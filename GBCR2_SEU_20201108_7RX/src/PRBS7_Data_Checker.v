==> flow/design.v <==
`timescale 1ns / 1ps
module PRBS7_Data_Checker(
input clock,         
input [31:0] DataIn,
output [31:0] Bit_Error
    );
reg [63:0] Data_reg=64'b0;
always @(posedge clock)
begin
    Data_reg <= {Data_reg[31:0], DataIn};
end
genvar i;
generate
    for(i=0;i<32;i=i+1)
    begin
       assign Bit_Error[31-i] = (Data_reg[38-i]^Data_reg[37-i] == Data_reg[31-i])?0:1;
    end
endgenerate
endmodule
# From RTL to reports: PRBS7_Data_Checker
# Tool output for the design above, in the order of the flow.
# Lines are those of the file above, counted from 1.
# The mark - stands for no value.
# design
design	PRBS7_Data_Checker
clk_port	clock
lib	sky130hd
pvt_corner	tt_025C_1v80

# Word-level counts
# Counts by Yosys on the flattened word-level netlist (proc, flatten, opt, wreduce; memories kept). Register bits leave out memories and registers merged into their read ports (data or address); mux counts leave out enables and synchronous resets folded into registers. Print and check cells are left out. Cells with the same type and inputs are merged into one.
# bits
wordCells	97
input_bits	33
output_inout_bits	32
ff_bits	39
# op_classes
eq_ne	32
logic	32
mux	32
# op_table
cell	count
== test 1 bit	32
bitwise XOR 1 bit	32
2-to-1 mux 1 bit	32

# Longest topological paths
# Yosys ltp: most cells in a row. Word level: on the elaborated netlist, between registers, memories and ports. Mapped: between sequential cells and ports; inverters and the memories' decode and read muxes count.
# depth
ltp_word	3
abc_area	0
ltp_mapped	1
depth_no_buf	1

# Mapped cells and area
# Source: synth_stat.txt of the flow (Yosys; design flattened, memories mapped). It holds for the ABC_AREA given above (unset counts as 0); a run with the other value may have another netlist.
# The area totals of this step are shown rounded.
# by_type
cell_type	count	type_area_um2
sky130_fd_sc_hd__dfxtp_1	39	780.749
sky130_fd_sc_hd__xor3_1	28	665.638
sky130_fd_sc_hd__xor3_4	4	110.106
# synth_totals
yosys_area_um2	1560
mapped_cells	71
n_buf	0
ff_cells	39
sequential_area_um2	781

# Worst setup path after synthesis
# Path of least setup slack by OpenSTA after synthesis, without wires, with an ideal clock, recovery checks aside; 20% of the period is set as input and as output delay. Where synthesis merged equal registers, the netlist keeps one of their names.
# synth_path
path_type	reg-to-output
from	register Data_reg[33]
to	output port Bit_Error[26]
setup_slack_ns	0.193
t_first_pin_ns	0.000
path_stages	2
t_required_ns	1.024
arrival_ns	0.831
clock_period_ns	1.28
n_path_buf	0
delay_ns	0.831
out_delay_ns	0.256
synth_period_reached_ns	1.087
# "delay_ns" is the arrival time less input delay plus setup time.
# At an output port there is no setup time.
# "path_stages" counts driving pins, that of a launching flip-flop among them; a cell with two outputs on the path counts twice.
# "synth_period_reached_ns" = period - worst setup slack (recovery checks aside). The figure is calculated, with input and output delays left at 20% of the set period.
# The rows between start and end are the longest chain of elaborated cells between them; the timing report does not say that the signal goes this way. Where chains are equally long, one stands for them.
# A line is the first line of the expression or statement that the cell stems from. Yosys adds cells for indexed reads and writes and turns some case tables into memories.
# synth_between
cell_sequence	sky130_fd_sc_hd__dfxtp_1 -> sky130_fd_sc_hd__xor3_4
elab_chain_cells	2
cone_cells	2
lines_between	1
classes_between	mux (1); logic (1)
# synth_rtl
element	line_no	text
start: declaration	7	reg [63:0] Data_reg=64'b0;
start: assignment	10	Data_reg <= {Data_reg[31:0], DataIn};
bitwise XOR 1 bit	16	assign Bit_Error[31-i] = (Data_reg[38-i]^Data_reg[37-i] == Data_reg[31-i])?0:1;
2-to-1 mux 1 bit	16
end: declaration	5	output [31:0] Bit_Error

# Worst path after layout
# Path of least setup slack in the final report of run 1 (OpenROAD, finished layout, wires in). Where an end is a register, its clock arrival counts in the times.
# layout_path
path_type	reg-to-output
from	register Data_reg[35]
to	output port Bit_Error[28]
clock_period_ns	1.14
n_path_buf	1
t_first_pin_ns	0.34
arrival_ns	1.35
setup_slack_ns	-0.44
out_delay_ns	0.23
t_required_ns	0.91
path_stages	3
# The rows between start and end are the longest chain of elaborated cells between them; the timing report does not say that the signal goes this way. Where chains are equally long, one stands for them.
# layout_between
cell_sequence	sky130_fd_sc_hd__dfxtp_2 -> sky130_fd_sc_hd__xor3_4 -> sky130_fd_sc_hd__buf_6
elab_chain_cells	2
cone_cells	2
lines_between	1
classes_between	mux (1); logic (1)
# layout_rtl
element	line_no	text
start: declaration	7	reg [63:0] Data_reg=64'b0;
start: assignment	10	Data_reg <= {Data_reg[31:0], DataIn};
bitwise XOR 1 bit	16	assign Bit_Error[31-i] = (Data_reg[38-i]^Data_reg[37-i] == Data_reg[31-i])?0:1;
2-to-1 mux 1 bit	16
end: declaration	5	output [31:0] Bit_Error

# Measured results for PRBS7_Data_Checker: 2 stored runs of the Yosys and OpenROAD flow on sky130hd. The settings differ; the order carries no meaning. The constraints put input and output delay at 20% of the set period each and load the outputs with 0.01 pF.
# "clock_period_reached_ns" means the clock period less the worst setup slack. The figure is calculated, with input and output delays left at 20% of the set period.
# By "fin_power_mw" is meant OpenSTA's value without simulated activity: inputs other than the clock are taken to toggle once in ten clock periods, and the tool carries that through the logic.
# The results are shown rounded.
# Among the settings, -- means not set for that run.
stored run	period_ns	CORE_UTILIZATION	CAP_MARGIN	CORE_MARGIN	SLEW_MARGIN	PLACE_DENSITY_LB_ADDON	GPL_TIMING_DRIVEN	CTS_CLUSTER_DIAMETER	MAX_ROUTING_LAYER	post_synth_area_um2	holdWs_ns	die_footprint_um2	setup_worst_slack_ns	fin_power_mw	finalCellArea_um2	clock_period_reached_ns
run 1	1.14	53	20	2	20	--	--	--	--	1560	0.301	3390	-0.440	3.15	2440	1.580
run 2	1.59	36	20	2	20	0.2	1	45	met4	1560	0.356	4870	0.005	2.61	2430	1.585
